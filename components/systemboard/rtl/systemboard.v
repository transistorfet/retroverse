==> flow/design.v <==
module systemboard(
    input clock,
    input reset,
    output reg status_led,
    output vme_sysclk,
    inout vme_sysreset,
    input vme_address_strobe,
    input [1:0] vme_data_strobe,
    input vme_lword,
    input vme_write,
    input [5:0] vme_address_mod,
    input [23:0] vme_address,
    output reg [3:0] vme_bgout,
    input [3:0] vme_br
);
    assign vme_sysclk = clock;
    localparam ACTIVE = 1'b0;
    localparam INACTIVE = 1'b1;
    localparam IDLE = 2'b00;
    localparam BUS_ACQUIRED = 2'b01;
    localparam BUS_CLEAR = 2'b10;
    reg vme_dtb_output_enable;
    reg [1:0] state;
    reg [1:0] current;
    reg [3:0] request_mask;
    reg vme_sysreset_out;
    reg [3:0] vme_br_fifo[1:0];
    always @(negedge clock) begin
        vme_br_fifo[1] <= vme_br;
    end
    always @(posedge clock) begin
        vme_br_fifo[0] <= vme_br_fifo[1];
    end
    assign vme_sysreset = (vme_sysreset_out == ACTIVE) ? 1'b0 : 1'bZ;
    reg [9:0] counter;
    always @(posedge clock) begin
        if (reset == ACTIVE) begin
            vme_sysreset_out <= ACTIVE;
            counter <= 10'b0;
        end else begin
            if (vme_sysreset_out == ACTIVE) begin
                counter <= counter + 10'b1;
                if (counter == 10'h3ff) begin
                    vme_sysreset_out <= INACTIVE;
                end
            end
        end
    end
    always @(posedge clock or negedge reset) begin
        if (reset == ACTIVE) begin
            state <= IDLE;
            vme_bgout <= 4'b1111;
            status_led <= 1'b1;
        end else begin
            status_led <= 1'b0;
            case (state)
                IDLE: begin
                    vme_bgout <= 4'b1111;
                    if (vme_br_fifo[0] != 4'b1111) begin
                        state <= BUS_ACQUIRED;
                        if (vme_br_fifo[0][0] == ACTIVE) begin
                            vme_bgout[0] <= ACTIVE;
                            current <= 2'h0;
                            request_mask <= 4'b0000;
                        end else if (vme_br_fifo[0][1] == ACTIVE) begin
                            vme_bgout[1] <= ACTIVE;
                            current <= 2'h1;
                            request_mask <= 4'b0001;
                        end else if (vme_br_fifo[0][2] == ACTIVE) begin
                            vme_bgout[2] <= ACTIVE;
                            current <= 2'h2;
                            request_mask <= 4'b0011;
                        end else if (vme_br_fifo[0][3] == ACTIVE) begin
                            vme_bgout[3] <= ACTIVE;
                            current <= 2'h3;
                            request_mask <= 4'b0111;
                        end
                    end
                end
                BUS_ACQUIRED: begin
                    if (vme_br_fifo[0][current] == INACTIVE) begin
                        state <= IDLE;
                        vme_bgout[current] <= INACTIVE;
                    end else if ((vme_br_fifo[0] & request_mask) != request_mask) begin
                    end
                end
                default:
                    state <= IDLE;
            endcase
        end
    end
endmodule
-- Reports on systemboard
Tool output for the design above, in the order of the flow.
Line numbers count from 1 in the design file above.
Operators: Yosys type, input widths -> output width; for muxes data width and select width s.
The mark n/a stands for no value.
- top: systemboard
- clock: clock
- library: sky130hd
- library corner: tt_025C_1v80

-- After elaboration
Yosys after proc, flatten, opt, wreduce and memory -nomap, before mapping. Print and check cells are not counted. Equal cells are merged and count once.
- equality and inequality tests: 5
- noted bitwise logic cells: 3
- multiply operators: 0
- noted div/mod/pow operators: 0
- noted reductions and logical operators: 6
- noted muxes and demuxes: 19
- shift operators at 2
- magnitude comparators: 0
- $add $sub $neg: 2
- operator list (cell ; number):
    $add 10x1->10 const B ; 1
    $eq 10x10->1 const B ; 1
    $mux 2 ; 5
    $mux 1 ; 9
    $pmux 4 s2 ; 1
    $mux 4 ; 2
    $reduce_and 2->1 ; 3
    $shift 1x3->4 const A ; 1
    $ne 2x2->1 const B ; 2
    $shiftx 4x2->1 ; 1
    $ne 4x4->1 const B ; 1
    $and 4x4->4 ; 1
    $or 4x4->4 ; 1
    $not 4->4 ; 1
    $pmux 2 s2 ; 1
    $neg 2->3 ; 1
    $reduce_and 3->1 ; 1
    $mux 3 ; 1
    $eq 2x1->1 const B ; 1
    $logic_not 2->1 ; 1
    $reduce_bool 2->1 ; 1
- word width x clocked read ports: 0
- bits in latches at 0
- noted bits in registers: 28
- memory bits (read-only) at 0
- memory bits (writable): 0
- memory cells: 0

-- Depth
Depth = most cells in a row (Yosys ltp): at word level without a register or memory, in the mapped netlist without a sequential cell, where the memories' decode and read muxes count.
- word-level depth: 7
- noted ABC_AREA: 0
- mapped depth: 3
- depth with buffers taken out at 3

-- After synthesis
The flow's flattened synthesis, as Yosys stat reports it; memories are mapped. The netlist is that of the ABC_AREA named above (0 if unset); the other value can give another one.
- noted flip-flops: 17
- chip area (Yosys): 664.4 µm²
- standard cells after synthesis: 53
- cells by type (cell type ; number ; total area (µm²)):
    sky130_fd_sc_hd__dfxtp_1 ; 8 ; 160.154
    sky130_fd_sc_hd__dfstp_2 ; 6 ; 157.651
    sky130_fd_sc_hd__edfxtp_1 ; 2 ; 60.058
    sky130_fd_sc_hd__mux2i_1 ; 4 ; 40.038
    sky130_fd_sc_hd__dfrtp_1 ; 1 ; 25.024
    sky130_fd_sc_hd__inv_1 ; 5 ; 18.768
    sky130_fd_sc_hd__a22o_1 ; 2 ; 17.517
    sky130_fd_sc_hd__buf_4 ; 2 ; 15.014
    sky130_fd_sc_hd__mux2_4 ; 1 ; 15.014
    sky130_fd_sc_hd__o221ai_2 ; 1 ; 15.014
    sky130_fd_sc_hd__nand2b_1 ; 2 ; 12.512
    sky130_fd_sc_hd__mux2_2 ; 1 ; 11.261
    sky130_fd_sc_hd__a41o_1 ; 1 ; 10.01
    sky130_fd_sc_hd__nand3_1 ; 2 ; 10.01
    sky130_fd_sc_hd__o32a_1 ; 1 ; 10.01
    sky130_fd_sc_hd__a311oi_1 ; 1 ; 8.758
    sky130_fd_sc_hd__nor2b_2 ; 1 ; 8.758
    sky130_fd_sc_hd__a21boi_0 ; 1 ; 7.507
Other cell types: 11; their cells: 11.

Wiki page: systemboard / flow data

2 stored runs of systemboard in the flow (synthesis by Yosys, layout by OpenROAD, sky130hd cells), in arbitrary order. Constraints: input delay and output delay 20% of the set period each, output load 0.01 pF.
"achieved clock period" means the clock period less the worst setup slack. The figure is calculated, with input and output delays left at 20% of the set period.
By "worst path time" is meant the share of the clock period that the worst setup path is allowed (20% is reserved at inputs, 20% at outputs), minus its slack. Clock arrival times at its registers enter into it.
"power consumption" is the tool's figure for a default switching activity; nothing was simulated.

Run 1
Settings were period_ns = 2.09; CORE_UTILIZATION = 63; PLACE_DENSITY = 0.66; CELL_PAD_IN_SITES_GLOBAL_PLACEMENT = 0; CELL_PAD_IN_SITES_DETAIL_PLACEMENT = 1; ABC_AREA = 0; SLEW_MARGIN = 0; MIN_ROUTING_LAYER = met1; MAX_ROUTING_LAYER = met4; CAP_MARGIN = 20; CORE_MARGIN = 2
- incomplete, placement halted on DPL-0033

Run 2
Settings were period_ns = 1.86; CORE_UTILIZATION = 16; PLACE_DENSITY_LB_ADDON = 0.24; CORE_ASPECT_RATIO = 1.18; CELL_PAD_IN_SITES_DETAIL_PLACEMENT = 0; GPL_TIMING_DRIVEN = 0; CTS_CLUSTER_DIAMETER = 190; MAX_ROUTING_LAYER = met5; CAP_MARGIN = 20; CORE_MARGIN = 2; SLEW_MARGIN = 20
- standard-cell area after routing: 950.9 µm²
- noted the worst setup slack after layout: 0.067 ns
- post-layout utilization: 23.8%
- total negative slack on setup checks: 0.000 ns
- noted the chip area in the Yosys report: 664.4 µm²
- noted the worst path time: 1.42 ns
- class of the worst setup path: flip-flop to output port
- achieved clock period: 1.793 ns
- die outline area: 4685.7 µm²
- power consumption at 966.2 uW
